==> flow/design.v <==
module SD_Write_Block (
    input            clk,         
    input            rst_n,       
    input            init_done,   
    input            MISO,        
    output           CS,          
    output           MOSI,        
    output           spi_clk,     
    input [31:0]     write_addr,  
    input [7:0]      data_in,     
    input            data_valid,  
    output reg       write_done,  
    output reg       busy         
);
localparam WRITE_CLK_DIV = 4;  
reg [2:0] write_spi_counter = 0;  
reg spi_clk_reg = 0;
reg spi_clk_prev = 0;
wire spi_clk_posedge;
wire spi_clk_negedge;
assign spi_clk = spi_clk_reg;
always @(posedge clk or negedge rst_n) begin
    if (!rst_n) begin
        write_spi_counter <= 0;
        spi_clk_reg <= 0;
        spi_clk_prev <= 0;
    end else begin
        spi_clk_prev <= spi_clk_reg;
        if (write_spi_counter >= (WRITE_CLK_DIV - 1)) begin
            write_spi_counter <= 0;
            spi_clk_reg <= ~spi_clk_reg;  
        end else begin
            write_spi_counter <= write_spi_counter + 1'b1;  
        end 
    end
end
assign spi_clk_posedge = (spi_clk_prev == 1'b0) && (spi_clk_reg == 1'b1);
assign spi_clk_negedge = (spi_clk_prev == 1'b1) && (spi_clk_reg == 1'b0);
reg [47:0] cmd24;
localparam IDLE          = 4'd0;
localparam WAIT_INIT     = 4'd1;
localparam SEND_CMD24    = 4'd2;
localparam WAIT_RESP     = 4'd3;
localparam READ_RESP     = 4'd4;
localparam SEND_TOKEN    = 4'd5;
localparam WRITE_DATA    = 4'd6;
localparam WAIT_DATA_RESP= 4'd7;
localparam READ_DATA_RESP= 4'd8;
localparam WAIT_BUSY     = 4'd9;
localparam DONE          = 4'd10;
reg [3:0] state = IDLE;
reg [8:0] bit_cnt = 0;        
reg [7:0] resp = 0;
reg [8:0] byte_cnt = 0;       
reg [7:0] wait_busy_cnt = 0;  
reg cs_reg = 1;
reg mosi_reg = 1;
assign CS = cs_reg;
assign MOSI = mosi_reg;
reg [7:0] data_buffer = 0;
always @(posedge clk or negedge rst_n) begin
    if (!rst_n) begin
        state <= IDLE;
        bit_cnt <= 0;
        byte_cnt <= 0;
        cs_reg <= 1;
        mosi_reg <= 1;
        resp <= 0;
        write_done <= 0;
        busy <= 0;
        cmd24 <= 0;
        data_buffer <= 0;
        wait_busy_cnt <= 0;
    end else begin
        case (state)
            IDLE: begin
                write_done <= 0;
                busy <= 0;
                cmd24 <= {8'h58, write_addr, 8'hFF};  
                if (init_done) begin
                    busy <= 1;
                    state <= WAIT_INIT;
                end
            end
            WAIT_INIT: begin
                if (spi_clk_negedge) begin
                    if (bit_cnt < 8) begin
                        bit_cnt <= bit_cnt + 1'b1;
                        mosi_reg <= 1;
                    end else begin
                        bit_cnt <= 0;
                        cs_reg <= 0;  
                        state <= SEND_CMD24;
                    end
                end
            end
            SEND_CMD24: begin
                if (spi_clk_negedge) begin
                    if (bit_cnt < 48) begin
                        mosi_reg <= cmd24[47 - bit_cnt];
                        bit_cnt <= bit_cnt + 1'b1;
                    end else begin
                        bit_cnt <= 0;
                        state <= WAIT_RESP;
                    end
                end
            end
            WAIT_RESP: begin
                mosi_reg <= 1;
                if (spi_clk_negedge) begin
                    if (bit_cnt < 7) begin
                        bit_cnt <= bit_cnt + 1'b1;
                    end else begin
                        bit_cnt <= 0;
                        state <= READ_RESP;
                    end
                end
            end
            READ_RESP: begin
                if (spi_clk_posedge) begin
                    resp <= {resp[6:0], MISO};
                    bit_cnt <= bit_cnt + 1'b1;
                    if (bit_cnt == 8) begin
                        if (resp == 8'h00) begin
                            bit_cnt <= 0;
                            byte_cnt <= 0;
                            state <= SEND_TOKEN;
                        end else begin
                            state <= DONE;
                        end
                    end
                end
            end
            SEND_TOKEN: begin
                if (spi_clk_negedge) begin
                    if (bit_cnt < 8) begin
                        mosi_reg <= (bit_cnt == 0) ? 1'b0 : 1'b1;  
                        bit_cnt <= bit_cnt + 1'b1;
                    end else begin
                        bit_cnt <= 0;
                        state <= WRITE_DATA;
                        data_buffer <= data_in;  
                    end
                end
            end
            WRITE_DATA: begin
                if (spi_clk_negedge) begin
                    if (bit_cnt < 8) begin
                        mosi_reg <= data_buffer[7 - bit_cnt];
                        bit_cnt <= bit_cnt + 1'b1;
                    end else begin
                        bit_cnt <= 0;
                        byte_cnt <= byte_cnt + 1'b1;
                        if (byte_cnt < 9'd511) begin
                            if (data_valid) begin
                                data_buffer <= data_in;
                            end else begin
                                data_buffer <= 8'hFF;
                            end
                        end else begin
                            state <= WAIT_DATA_RESP;
                        end
                    end
                end
            end
            WAIT_DATA_RESP: begin
                mosi_reg <= 1;  
                if (spi_clk_posedge) begin
                    resp <= {resp[6:0], MISO};
                    bit_cnt <= bit_cnt + 1'b1;
                    if (bit_cnt == 8) begin
                        bit_cnt <= 0;
                        state <= READ_DATA_RESP;
                    end
                end
            end
            READ_DATA_RESP: begin
                if (spi_clk_posedge) begin
                    resp <= {resp[6:0], MISO};
                    bit_cnt <= bit_cnt + 1'b1;
                    if (bit_cnt == 8) begin
                        if ((resp & 8'h1F) == 5'h05) begin
                            bit_cnt <= 0;
                            wait_busy_cnt <= 0;
                            state <= WAIT_BUSY;
                        end else begin
                            state <= DONE;
                        end
                    end
                end
            end
            WAIT_BUSY: begin
                mosi_reg <= 1;
                if (spi_clk_posedge) begin
                    if (MISO == 1'b0) begin
                        wait_busy_cnt <= wait_busy_cnt + 1'b1;
                        if (wait_busy_cnt >= 8'hFF) begin
                            state <= DONE;
                        end
                    end else begin
                        state <= DONE;
                    end
                end
            end
            DONE: begin
                write_done <= 1;
                busy <= 0;
                cs_reg <= 1;  
                mosi_reg <= 1;
            end
            default: state <= IDLE;
        endcase
    end
end
endmodule
==> From RTL to reports: SD_Write_Block <==
What the tools print for SD_Write_Block, step after step.
Lines are those of the file above, counted from 1.
{ "design": {"top": "SD_Write_Block", "clk_port": "clk", "lib": "sky130hd", "lib_corner": "tt_025C_1v80"} }

==> Word level <==
Counts by Yosys on the flattened word-level netlist (proc, flatten, opt, wreduce; memories kept). Register bits leave out memories and registers merged into their read ports (data or address). Print and check cells are left out.
{ "bits": {"register_bits": 96, "inputBits": 45} }
{ "classes": {"addsub": 6, "compare": 6, "n_eq": 42, "shifts": 2, "mux": 77, "logic": 3, "reduce_logical": 24} }
{ "op_table": {"columns": ["operator", "n"], "rows": [
  ["9-bit two-way mux", 19],
  ["8-bit two-way mux", 13],
  ["4-bit two-way mux", 22],
  ["2-bit != test with constant B", 27],
  ["9-bit parallel mux with 6-bit select", 1],
  ["48-bit by 10-bit variable part select with 1-bit output", 1],
  ["4-bit parallel mux with 11-bit select", 1],
  ["8-bit parallel mux with 2-bit select", 2],
  ["21-bit AND reduction", 1],
  ["6-bit AND reduction", 3],
  ["9-bit by 1-bit adder with 9-bit output with constant B", 2],
  ["9-bit parallel mux with 2-bit select", 1],
  ["4-bit by 3-bit equality test with 1-bit output with constant B", 4],
  ["4-bit equality test with constant B", 3],
  ["1-bit two-way mux", 12],
  ["2-bit nonzero test", 5],
  ["3-bit by 9-bit subtractor with 10-bit output with constant A", 1],
  ["6-bit by 9-bit subtractor with 10-bit output with constant A", 1],
  ["8-bit by 10-bit variable part select with 1-bit output", 1],
  ["9-bit by 3-bit < comparator with 1-bit output with constant B", 1],
  ["9-bit by 4-bit < comparator with 1-bit output with constant B", 1],
  ["9-bit by 4-bit equality test with 1-bit output with constant B", 1],
  ["9-bit by 6-bit < comparator with 1-bit output with constant B", 1],
  ["9-bit < comparator with constant B", 1],
  ["9-bit zero test", 1],
  ["9-bit AND reduction", 1],
  ["4-bit by 2-bit equality test with 1-bit output with constant B", 2],
  ["8-bit by 1-bit adder with 8-bit output with constant B", 1]
]} }
Other operator kinds: 23; their cells: 30.

==> Depth <==
Depth = most cells in a row (Yosys ltp): at word level without a register or memory, in the mapped netlist without a sequential cell, where the memories' decode and read muxes count.
{ "logic_depth": {"word_depth": 5, "ABC_AREA": 0, "depth_mapped": 10, "ltp_nobuf": 8} }

==> After synthesis <==
The flow's flattened synthesis, as Yosys stat reports it; memories are mapped. The netlist is that of the ABC_AREA named above (0 if unset); the other value can give another one.
Totals and module areas in this step are rounded.
{ "types": {"columns": ["type", "n"], "rows": [
  ["sky130_fd_sc_hd__dfrtp_1", 86],
  ["sky130_fd_sc_hd__mux2_2", 48],
  ["sky130_fd_sc_hd__o21ai_0", 52],
  ["sky130_fd_sc_hd__mux4_2", 7],
  ["sky130_fd_sc_hd__ha_1", 12],
  ["sky130_fd_sc_hd__nand2_1", 36],
  ["sky130_fd_sc_hd__nor2_1", 31],
  ["sky130_fd_sc_hd__a21oi_1", 15],
  ["sky130_fd_sc_hd__o31ai_1", 10],
  ["sky130_fd_sc_hd__clkbuf_1", 19],
  ["sky130_fd_sc_hd__and3_1", 11],
  ["sky130_fd_sc_hd__dfstp_2", 2],
  ["sky130_fd_sc_hd__nand3_1", 10],
  ["sky130_fd_sc_hd__nor2b_1", 7],
  ["sky130_fd_sc_hd__inv_1", 11],
  ["sky130_fd_sc_hd__mux2i_1", 4],
  ["sky130_fd_sc_hd__and2_1", 6],
  ["sky130_fd_sc_hd__nand2b_1", 6]
]} }
Not listed: further types 54, cells in them 97.
{ "synth_totals": {"cells": 470, "area_um2": 4890, "seq_area_um2": 2200, "ffs": 88, "n_buf": 26} }

==> Timing after synthesis <==
OpenSTA on the mapped netlist: ideal clock, no wires. The path of least setup slack (recovery checks aside). Input and output delay are each 20% of the period. Register names are those of the netlist, which keeps one name where synthesis merged equal registers.
{ "synth_timing": {"path_type": "register to register", "from": "register bit_cnt[0]", "to": "register state[0]", "period_ns": 2.52, "launch_ns": 0.000, "arrival_ns": 2.368, "required_ns": 2.395, "setup_slack_ns": 0.027, "path_delay_ns": 2.493, "stages": 10, "n_path_buf": 1, "synth_period_reached_ns": 2.493} }
"path_delay_ns" = arrival - input delay + setup time.
"stages" counts driving pins, that of a launching flip-flop among them; a cell with two outputs on the path counts twice.
"synth_period_reached_ns" = period - worst setup slack (recovery checks aside). The figure is calculated, with input and output delays left at 20% of the set period.
The rows between start and end are the longest chain of elaborated cells between them; the timing report does not say that the signal goes this way. Where chains are equally long, one stands for them.
A line is the first line of the expression or statement that the cell stems from. Yosys adds cells for indexed reads and writes and turns some case tables into memories.
A register here has more assigning lines than the two given.
{ "synth_via": {"cell_sequence": "sky130_fd_sc_hd__dfrtp_1 sky130_fd_sc_hd__buf_2 sky130_fd_sc_hd__inv_1 sky130_fd_sc_hd__ha_1 sky130_fd_sc_hd__and3b_1 sky130_fd_sc_hd__a221oi_2 sky130_fd_sc_hd__a41o_1 sky130_fd_sc_hd__or3_4 sky130_fd_sc_hd__or2_4 sky130_fd_sc_hd__mux2_4", "elab_chain_len": 4, "cone_cells": 30} }
{ "synth_rtl": {"columns": ["item", "line_no", "source"], "rows": [
  ["start, declared", 52, "reg [8:0] bit_cnt = 0;"],
  ["start, assigned", 88, "bit_cnt <= bit_cnt + 1'b1;"],
  ["start, assigned", 101, "bit_cnt <= bit_cnt + 1'b1;"],
  ["9-bit by 4-bit < comparator with 1-bit output", 148, "if (bit_cnt < 8) begin"],
  ["4-bit two-way mux", 148, null],
  ["4-bit two-way mux", 147, "if (spi_clk_negedge) begin"],
  ["4-bit parallel mux with 11-bit select", 75, "case (state)"],
  ["end, assigned", 63, "state <= IDLE;"],
  ["end, assigned", 82, "state <= WAIT_INIT;"],
  ["end, declared", 51, "reg [3:0] state = IDLE;"]
]} }

==> Timing after layout <==
From the final timing report of run 1: the path of least setup slack in the routed layout; clock arrival at registers is part of the times.
{ "layout_timing": {"path_type": "register to register", "from": "register bit_cnt[0]", "to": "register wait_busy_cnt[2]", "period_ns": 4.12, "launch_ns": 0.34, "arrival_ns": 3.11, "required_ns": 4.38, "setup_slack_ns": 1.27, "stages": 9, "n_path_buf": 0} }
The rows between start and end are the longest chain of elaborated cells between them; the timing report does not say that the signal goes this way. Where chains are equally long, one stands for them.
A register here has more assigning lines than the two given.
{ "layout_via": {"cell_sequence": "sky130_fd_sc_hd__dfrtp_1 sky130_fd_sc_hd__inv_1 sky130_fd_sc_hd__ha_1 sky130_fd_sc_hd__nand3b_1 sky130_fd_sc_hd__o21ai_0 sky130_fd_sc_hd__nand3_1 sky130_fd_sc_hd__nor2_1 sky130_fd_sc_hd__nand2_1 sky130_fd_sc_hd__o21ai_0", "elab_chain_len": 4, "cone_cells": 6} }
{ "layout_rtl": {"columns": ["item", "line_no", "source"], "rows": [
  ["start, declared", 52, "reg [8:0] bit_cnt = 0;"],
  ["start, assigned", 88, "bit_cnt <= bit_cnt + 1'b1;"],
  ["start, assigned", 101, "bit_cnt <= bit_cnt + 1'b1;"],
  ["9-bit by 4-bit equality test with 1-bit output", 181, "if (bit_cnt == 8) begin"],
  ["8-bit two-way mux", 181, null],
  ["8-bit two-way mux", 178, "if (spi_clk_posedge) begin"],
  ["8-bit parallel mux with 2-bit select", 75, "case (state)"],
  ["end, assigned", 73, "wait_busy_cnt <= 0;"],
  ["end, assigned", 196, "wait_busy_cnt <= wait_busy_cnt + 1'b1;"],
  ["end, declared", 55, "reg [7:0] wait_busy_cnt = 0;"]
]} }

Settings and measured results of 2 stored flow runs for module SD_Write_Block (sky130hd), not sorted in any way. The constraints put input and output delay at 20% of the set period each and load the outputs with 0.01 pF.
"timing.achieved_period_ns" is the run's clock period less its worst setup slack. It is reckoned from that one timing run; input and output delays stay at 20% of the period that was set.
"timing.worst_path_ns" = time allowed to the worst setup path (clock period - input delay - output delay, where it has them) - its slack; a late launch clock adds to it, a late capture clock takes from it.
By "power.total_mw" is meant OpenSTA's value without simulated activity: inputs other than the clock are taken to toggle once in ten clock periods, and the tool carries that through the logic.
Values from the reports are rounded here.
[
  {
    "run": "run 1",
    "settings": { "period_ns": 4.12, "CORE_UTILIZATION": 39, "PLACE_DENSITY_LB_ADDON": 0.13, "CORE_ASPECT_RATIO": 1.95, "CELL_PAD_IN_SITES_GLOBAL_PLACEMENT": 0, "TNS_END_PERCENT": 50, "GPL_TIMING_DRIVEN": 1, "CTS_CLUSTER_DIAMETER": 309, "CAP_MARGIN": 10, "CORE_MARGIN": 2, "SLEW_MARGIN": 20 },
    "results": { "die_area_um2": 13500, "timing.worst_path_ns": 2.85, "critical_path_type": "register to register", "finalCellArea_um2": 5820, "fin_ws_ns": 1.27, "synth_area_um2": 4890, "timing.achieved_period_ns": 2.849, "final_util_pct": 47.2, "tns_setup_ns": 0.000, "power.total_mw": 3.73 }
  },
  {
    "run": "run 2",
    "settings": { "period_ns": 1.68, "CORE_UTILIZATION": 42, "SETUP_SLACK_MARGIN": 0.42, "PLACE_DENSITY_LB_ADDON": 0.01, "CORE_ASPECT_RATIO": 0.64, "CELL_PAD_IN_SITES_DETAIL_PLACEMENT": 1, "ABC_AREA": 0, "CTS_CLUSTER_DIAMETER": 79, "SLEW_MARGIN": 40, "CAP_MARGIN": 20, "CORE_MARGIN": 2 },
    "results": { "fin_ws_ns": -0.703, "synth_area_um2": 4890, "die_area_um2": 12600, "power.total_mw": 14.1, "finalCellArea_um2": 8110, "tns_setup_ns": -30.4, "timing.worst_path_ns": 2.38, "critical_path_type": "register to register", "final_util_pct": 71.6, "timing.achieved_period_ns": 2.383 }
  }
]
